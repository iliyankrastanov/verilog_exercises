==> flow/design.v <==
module memory_dr(memory_out, data, write, address, clk);
input clk;
input reg [31:0]data;
input write;
input address;
output reg [31:0] memory_out;
	reg [31:0] memory [63:0];
	always @(posedge clk) 
	begin
		if(write) begin
			memory[address] <= data;
		end
			memory_out <=memory[address];
	end
endmodule
Reports on memory_dr
What the tools print for memory_dr, step after step. Lines are those of the file above, counted from 1. Operators carry their Yosys type and port widths (W data, S select, Z words). Library cell names are shortened. The mark n/a stands for no value.

Design top: memory_dr. Clock: clk. Cell library: sky130hd. Corner: tt_025C_1v80.

Elaborated design
Source: Yosys, flattened and elaborated, memories not mapped. Widths are those after wreduce; folded enables and synchronous resets count as part of the registers. Registers that Yosys merges into a memory's read port (data or address) are not register bits. Print and check cells do not count. Equal cells are merged and count once. Memory sizes are those after Yosys's memory passes, which may raise the word count (mostly to a power of two), join words into wider ones and drop unused or constant bits.

Under memories kept stands 1. Latch bits: 0. The figure for register bits after elaboration is 0. Under RAM bits stands 2048. Memory bits (read-only): 0. The figure for output and inout port bits is 32. Under bits of input ports stands 35. The entry for elaborated cells reads 4. Under word width x clocked read ports stands 32.

Add/subtract/negate cells: 0. For bitwise gates (word level) the number is 0. Reductions and logical operators: 0. The figure for divide/modulo/power cells is 0. For shift operators the number is 0. The figure for eq/ne operators is 0. For multiplexer cells the number is 3. The entry for multipliers reads 0. The figure for $lt $le $gt $ge is 0.

Memory list: memory (depth 64, width 32, rd ports 1, write ports 1, RTL line 7) `reg [31:0] memory [63:0];`.

Operators by type and width (number): $mux W32 (1); $mux W6 (1); $mux W1 (1).

Longest topological paths
Yosys ltp: most cells in a row. Word level: on the elaborated netlist, between registers, memories and ports. Mapped: between sequential cells and ports; inverters and the memories' decode and read muxes count.

Depth after elaboration: 1. The entry for ABC_AREA reads 1. The figure for mapped depth is 5. The entry for mapped depth without buffers reads 3.

After synthesis
The flow's flattened synthesis, as Yosys stat reports it; memories are mapped. The netlist is that of the ABC_AREA named above (0 if unset); the other value can give another one. The area totals of this step are shown rounded.

The figure for standard cells after synthesis is 204. Mapped area: 3050 um^2. For flip-flop cells the number is 96. The figure for sequential area is 2560 um^2.

Cells by type (number): edfxtp_1 (64); dfxtp_1 (32); nand2_1 (87); nand2_2 (10); buf_6 (4); buf_12 (1); buf_4 (2); inv_6 (1); inv_1 (2); nor2_1 (1).

Worst setup path after synthesis
OpenSTA on the mapped netlist: ideal clock, no wires. The path of least setup slack (recovery checks aside). Input and output delay are each 20% of the period. Register names are those of the netlist, which keeps one name where synthesis merged equal registers.

Path type: input -> register. Start point: input port address. End point: memory memory[0][0]. The entry for time at the first pin reads 0.540 ns. For clock period the number is 2.7 ns. The entry for path delay reads 2.045 ns. The entry for driving pins on the path reads 3. The figure for arrival is 2.163 ns. Setup time: 0.422 ns. Setup slack: 0.116 ns. Under external input delay stands 0.540 ns. Under synthesis period reached stands 2.584 ns.

"path delay" is the arrival time less input delay plus setup time. "driving pins on the path": output pins that drive a net of the path, with the launching flip-flop's if there is one; two outputs of one cell count as two. "synthesis period reached" is the clock period less the worst setup slack; recovery checks do not enter. This is arithmetic on one report: input and output delays are still those of the set period (20% each). The rows between start and end are the longest chain of elaborated cells between them; the timing report does not say that the signal goes this way. Where chains are equally long, one stands for them. A line is the first line of the expression or statement that the cell stems from. Yosys adds cells for indexed reads and writes and turns some case tables into memories.

Path through: buf_6 -> buf_6 -> nor2_1. For cells in the longest elaborated chain the number is 1.

Ends and longest elaborated chain, post-synthesis: from (decl) (RTL line 5) `input address;`; $mux W6 (RTL line 10) `if(write) begin`; to (decl) (RTL line 7) `reg [31:0] memory [63:0];`.

Timing after layout
From the final timing report of record 1: the path of least setup slack in the routed layout; clock arrival at registers is part of the times.

Path type: input -> register. Start point: input port address. End point: memory memory[1][16]. Setup slack: 1.77 ns. The entry for driving pins on the path reads 4. The entry for time at the first pin reads 0.78 ns. For clock period the number is 3.9 ns. The figure for arrival is 2.19 ns. Setup time: 0.29 ns. Under external input delay stands 0.78 ns.

The rows between start and end are the longest chain of elaborated cells between them; the timing report does not say that the signal goes this way. Where chains are equally long, one stands for them.

Path through: buf_2 -> nand2_1 -> inv_1 -> buf_4. For cells in the longest elaborated chain the number is 1.

Ends and longest elaborated chain, post-layout: from (decl) (RTL line 5) `input address;`; $mux W6 (RTL line 10) `if(write) begin`; to (decl) (RTL line 7) `reg [31:0] memory [63:0];`.

FLOW RESULTS
============

2 stored runs of memory_dr in the flow (synthesis by Yosys, layout by OpenROAD, sky130hd cells), in arbitrary order. Constraints: input delay and output delay 20% of the set period each, output load 0.01 pF. By "period reached" is meant the clock period of the run minus its worst setup slack. This is arithmetic on one report: input and output delays are still those of the set period (20% each). "critical setup path time" means the part of the period allowed to the worst setup path (the constraints hold back 20% at inputs and 20% at outputs) less its slack; where the path has registers, the arrival times of their clocks count too. Values from the reports are rounded here.

Files of record 1:
==> flow/run.sh <==
#!/bin/bash
# the make line also repeats the synthesis and layout settings of config.mk as NAME=value (left out here)
make -C /OpenROAD-flow-scripts/flow DESIGN_CONFIG=/design/flow/config.mk WORK_HOME=/design/flow/orfs CLKGATE_MAP_FILE= finish
==> flow/config.mk <==
export PLATFORM = sky130hd
export DESIGN_NAME = memory_dr
export DESIGN_NICKNAME = memory_dr
export VERILOG_FILES = /design/flow/design.v
export SDC_FILE = /design/flow/constraint.sdc
export NUM_CORES = 4
export LEC_CHECK = 0
export ABC_AREA = 1
export CAP_MARGIN = 20
export CELL_PAD_IN_SITES_DETAIL_PLACEMENT = 1
export CELL_PAD_IN_SITES_GLOBAL_PLACEMENT = 1
export CORE_MARGIN = 2
export CORE_UTILIZATION = 45
export CTS_CLUSTER_DIAMETER = 239
export CTS_CLUSTER_SIZE = 56
export GPL_ROUTABILITY_DRIVEN = 0
export PLACE_DENSITY_LB_ADDON = 0.25
export SLEW_MARGIN = 20
==> flow/constraint.sdc <==
create_clock -name core_clock -period 3.9 [get_ports {clk}]
set_input_delay 0.7800 -clock core_clock [delete_from_list [all_inputs] [get_ports {clk}]]
set_output_delay 0.7800 -clock core_clock [all_outputs]
set_load 0.01 [all_outputs]

Results of record 1. For the post-route worst hold slack the run shows 0.437 ns. The chip area after synthesis (Yosys) stands at 3050 um^2. The std-cell area (final layout) comes to 3990 um^2. The total negative setup slack stands at 0.000 ns. The critical setup path time is 1.35 ns. Type of the worst setup path: input -> register. The area of the die stands at 7460 um^2. The period reached stands at 2.126 ns. The setup slack of the worst path comes to 1.77 ns.

Files of record 2:
==> flow/run.sh <==
#!/bin/bash
# the make line also repeats the synthesis and layout settings of config.mk as NAME=value (left out here)
make -C /OpenROAD-flow-scripts/flow DESIGN_CONFIG=/design/flow/config.mk WORK_HOME=/design/flow/orfs CLKGATE_MAP_FILE= finish
==> flow/config.mk <==
export PLATFORM = sky130hd
export DESIGN_NAME = memory_dr
export DESIGN_NICKNAME = memory_dr
export VERILOG_FILES = /design/flow/design.v
export SDC_FILE = /design/flow/constraint.sdc
export NUM_CORES = 4
export LEC_CHECK = 0
export CAP_MARGIN = 35
export CELL_PAD_IN_SITES_DETAIL_PLACEMENT = 1
export CORE_ASPECT_RATIO = 1.29
export CORE_MARGIN = 2
export CORE_UTILIZATION = 37
export CTS_CLUSTER_DIAMETER = 336
export GPL_ROUTABILITY_DRIVEN = 1
export MIN_ROUTING_LAYER = met1
export PLACE_DENSITY_LB_ADDON = 0.15
export SLEW_MARGIN = 20
export TNS_END_PERCENT = 65
==> flow/constraint.sdc <==
create_clock -name core_clock -period 3.53 [get_ports {clk}]
set_input_delay 0.7060 -clock core_clock [delete_from_list [all_inputs] [get_ports {clk}]]
set_output_delay 0.7060 -clock core_clock [all_outputs]
set_load 0.01 [all_outputs]

Results of record 2. For the post-route worst hold slack the run shows 0.474 ns. The chip area after synthesis (Yosys) stands at 3110 um^2. The std-cell area (final layout) comes to 3990 um^2. The total negative setup slack stands at 0.000 ns. The critical setup path time is 1.22 ns. Type of the worst setup path: register -> output. The area of the die stands at 9150 um^2. The period reached stands at 1.922 ns. The setup slack of the worst path comes to 1.61 ns.
