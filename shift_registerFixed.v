==> flow/design.v <==
module shift_register(shift_count, shift_reg,data_out,valid_fifo, data_in, valid_in, clk, rst);
  input clk;
  input rst;
  input 	[7:0] 	data_in;
  input		[7:0] 	valid_in;
  output 	[31:0] 	data_out;
  output 			valid_fifo;
  output reg[31:0] 	shift_reg;
  output reg[31:0] 	shift_count;
  initial shift_reg = 32'b0;
  always @(posedge clk)
begin
  if (rst)
    shift_reg <= 32'b0;
  else 
  shift_reg <= {shift_reg, data_in};
end
assign data_out = shift_reg;
  always @(posedge clk)  
    begin
	    if (!valid_in)
		    shift_count <= 32'b0;
		else
		     shift_count <= shift_reg + 1;
        end
	assign valid_fifo = {4{shift_count}};
endmodule
# Tool chain data of shift_register
# What the tools print for shift_register, step after step.
# Lines are those of the file above, counted from 1.
# Operators carry their Yosys type and port widths (W data, S select, Z words).
inputs:
  top: "shift_register"
  clock_port: "clk"
  lib: "sky130hd"
  corner: "tt_025C_1v80"

# Elaborated design
# Source: Yosys, flattened and elaborated, memories not mapped. Widths are those after wreduce; folded enables and synchronous resets count as part of the registers. Registers that Yosys merges into a memory's read port (data or address) are not register bits. Print and check cells do not count. Equal cells are merged and count once.
word_totals:
  register_bits: 64
  inputBits: 18
  output_inout_bits: 97
  elab_cells: 4
classes:
  addsub: 1
  reduce_and_logical: 1
op_table:
  columns: ["operator", "count"]
  rows:
  - ["$add A32 B1 Y32 const B", 1]
  - ["$logic_not A8 Y1", 1]

# Longest topological paths
# Yosys ltp: most cells in a row. Word level: on the elaborated netlist, between registers, memories and ports. Mapped: between sequential cells and ports; inverters and the memories' decode and read muxes count.
depth:
  depth_word: 1
  ABC_AREA: 0
  ltp_mapped: 6

# Netlist
# Source: synth_stat.txt of the flow (Yosys; design flattened, memories mapped). It holds for the ABC_AREA given above (unset counts as 0); a run with the other value may have another netlist.
synth_totals:
  cell_count: 284
  area_um2: 2632.5
  sequential_area_um2: 1281.2
  flip_flops: 64
  buffers: 48
types:
  columns: ["cell", "count", "type_area_um2"]
  rows:
  - ["sky130_fd_sc_hd__dfxtp_1", 64, 1.28E+03]
  - ["sky130_fd_sc_hd__buf_4", 33, 247.738]
  - ["sky130_fd_sc_hd__nor2b_1", 27, 168.912]
  - ["sky130_fd_sc_hd__or4_1", 18, 135.13]
  - ["sky130_fd_sc_hd__o31ai_1", 15, 112.608]
  - ["sky130_fd_sc_hd__a21oi_1", 18, 90.086]
  - ["sky130_fd_sc_hd__nor2_1", 17, 63.811]
  - ["sky130_fd_sc_hd__nand2_1", 15, 56.304]
  - ["sky130_fd_sc_hd__nand3_1", 11, 55.053]
  - ["sky130_fd_sc_hd__xor2_1", 6, 52.55]
  - ["sky130_fd_sc_hd__clkbuf_1", 13, 48.797]
  - ["sky130_fd_sc_hd__xnor2_1", 5, 43.792]
  - ["sky130_fd_sc_hd__nand4_1", 6, 37.536]
  - ["sky130_fd_sc_hd__nor4_1", 6, 37.536]
  - ["sky130_fd_sc_hd__and4_1", 4, 35.034]
  - ["sky130_fd_sc_hd__inv_1", 6, 22.522]
  - ["sky130_fd_sc_hd__and2_1", 3, 18.768]
  - ["sky130_fd_sc_hd__or3_1", 3, 18.768]
# Not listed: further types 10, cells in them 14.

# Timing after synthesis
# Source: OpenSTA report_checks on the synthesized netlist (no wires, ideal clock, input and output delay 20% of the period each), path of least setup slack; recovery checks are left aside. Register names are those of the netlist, which keeps one name where synthesis merged equal registers.
synth_timing:
  kind: "register -> register"
  startpoint: "register shift_reg[8]"
  endpoint: "register shift_count[30]"
  clock_period_ps: 3130
  t_arrival_ps: 1926
  t_required_ps: 2998
  slack_ps: 1072
  path_delay_ps: 2058
  path_stages: 7
  period_less_setup_slack_ps: 2058
# "path_delay_ps" = arrival - input delay + setup time.
# "path_stages": output pins that drive a net of the path, with the launching flip-flop's if there is one; two outputs of one cell count as two.
# "period_less_setup_slack_ps" = period - worst setup slack (recovery checks aside). The figure is calculated, with input and output delays left at 20% of the set period.
# The rows between start and end are the longest chain of elaborated cells between them; the timing report does not say that the signal goes this way. Where chains are equally long, one stands for them.
# A line is the first line of the expression or statement that the cell stems from. Yosys adds cells for indexed reads and writes and turns some case tables into memories.
synth_between:
  path_cell_list: "sky130_fd_sc_hd__dfxtp_1 -> sky130_fd_sc_hd__nand4_2 -> sky130_fd_sc_hd__or4_4 -> sky130_fd_sc_hd__clkbuf_1 -> sky130_fd_sc_hd__clkbuf_1 -> sky130_fd_sc_hd__o31ai_1 -> sky130_fd_sc_hd__a21oi_1"
  elab_chain_cells: 1
synth_lines:
  columns: ["item", "line_no", "source"]
  rows:
  - ["from (decl)", 8, "output reg[31:0] shift_reg;"]
  - ["from (assign)", 14, "shift_reg <= 32'b0;"]
  - ["from (assign)", 16, "shift_reg <= {shift_reg, data_in};"]
  - ["$add A32 B1 Y32", 24, "shift_count <= shift_reg + 1;"]
  - ["to (assign)", 22, "shift_count <= 32'b0;"]
  - ["to (assign)", 24, null]
  - ["to (decl)", 9, "output reg[31:0] shift_count;"]

# Timing after layout
# Path of least setup slack in the final report of stored run 1 (OpenROAD, finished layout, wires in). Where an end is a register, its clock arrival counts in the times.
# The report prints the path's times to 10 ps; the period is as set.
layout_timing:
  kind: "register -> register"
  startpoint: "register shift_reg[10]"
  endpoint: "register shift_count[30]"
  clock_period_ps: 2580
  t_arrival_ps: 2430
  t_required_ps: 2830
  slack_ps: 410
  path_stages: 5
# The rows between start and end are the longest chain of elaborated cells between them; the timing report does not say that the signal goes this way. Where chains are equally long, one stands for them.
layout_between:
  path_cell_list: "sky130_fd_sc_hd__dfxtp_1 -> sky130_fd_sc_hd__nand4_2 -> sky130_fd_sc_hd__or4_4 -> sky130_fd_sc_hd__or4_1 -> sky130_fd_sc_hd__a21oi_1"
  elab_chain_cells: 1
layout_lines:
  columns: ["item", "line_no", "source"]
  rows:
  - ["from (decl)", 8, "output reg[31:0] shift_reg;"]
  - ["from (assign)", 14, "shift_reg <= 32'b0;"]
  - ["from (assign)", 16, "shift_reg <= {shift_reg, data_in};"]
  - ["$add A32 B1 Y32", 24, "shift_count <= shift_reg + 1;"]
  - ["to (assign)", 22, "shift_count <= 32'b0;"]
  - ["to (assign)", 24, null]
  - ["to (decl)", 9, "output reg[31:0] shift_count;"]

# Flow measurements of shift_register on sky130hd: 2 stored runs with different settings, listed in no order. Input and output delays are each 20% of the period that was set; the output load is 0.01 pF.
# "achieved_clock_period_ps" is the run's clock period less its worst setup slack. It is reckoned from that one timing run; input and output delays stay at 20% of the period that was set.
# "worst_path_allowed_less_slack_ps" = time allowed to the worst setup path (clock period - input delay - output delay, where it has them) - its slack; a late launch clock adds to it, a late capture clock takes from it.
# "power.total_uw" is the tool's figure for a default switching activity; nothing was simulated.
# "worst_path_allowed_less_slack_ps" is known to 10 ps.
runs:
  - name: "stored run 1"
    settings:
      period_ns: 2.58
      CORE_UTILIZATION: 42
      SETUP_SLACK_MARGIN: 0.17
      PLACE_DENSITY: 0.38
      CORE_MARGIN: 3
      CELL_PAD_IN_SITES_GLOBAL_PLACEMENT: 2
      TNS_END_PERCENT: 90
      CTS_CLUSTER_SIZE: 56
      SLEW_MARGIN: 35
      MAX_ROUTING_LAYER: "met5"
      CAP_MARGIN: 20
    results:
      worst_setup_slack_ps: 407
      synthArea_um2: 2632.5
      ws_hold_ps: 519
      worst_path_allowed_less_slack_ps: 2170
      timing.worst_path_kind: "register -> register"
      die_area_um2: 7253.9
      utilization_pct: 63.5
      timing.setup.tns_ps: 0
      achieved_clock_period_ps: 2173
      power.total_uw: 2080
  - name: "stored run 2"
    settings:
      period_ns: 2.92
      CORE_UTILIZATION: 18
      SETUP_SLACK_MARGIN: 0.08
      PLACE_DENSITY: 0.48
      CORE_ASPECT_RATIO: 1.54
      CORE_MARGIN: 5
      TNS_END_PERCENT: 20
      ABC_AREA: 1
      CTS_CLUSTER_SIZE: 33
      CAP_MARGIN: 15
      SLEW_MARGIN: 5
      MIN_ROUTING_LAYER: "met1"
      MAX_ROUTING_LAYER: "met4"
    results:
      worst_setup_slack_ps: 885
      synthArea_um2: 2793.9
      ws_hold_ps: 491
      worst_path_allowed_less_slack_ps: 1450
      timing.worst_path_kind: "register -> output"
      die_area_um2: 18171.6
      utilization_pct: 27.7
      timing.setup.tns_ps: 0
      achieved_clock_period_ps: 2035
      power.total_uw: 2191
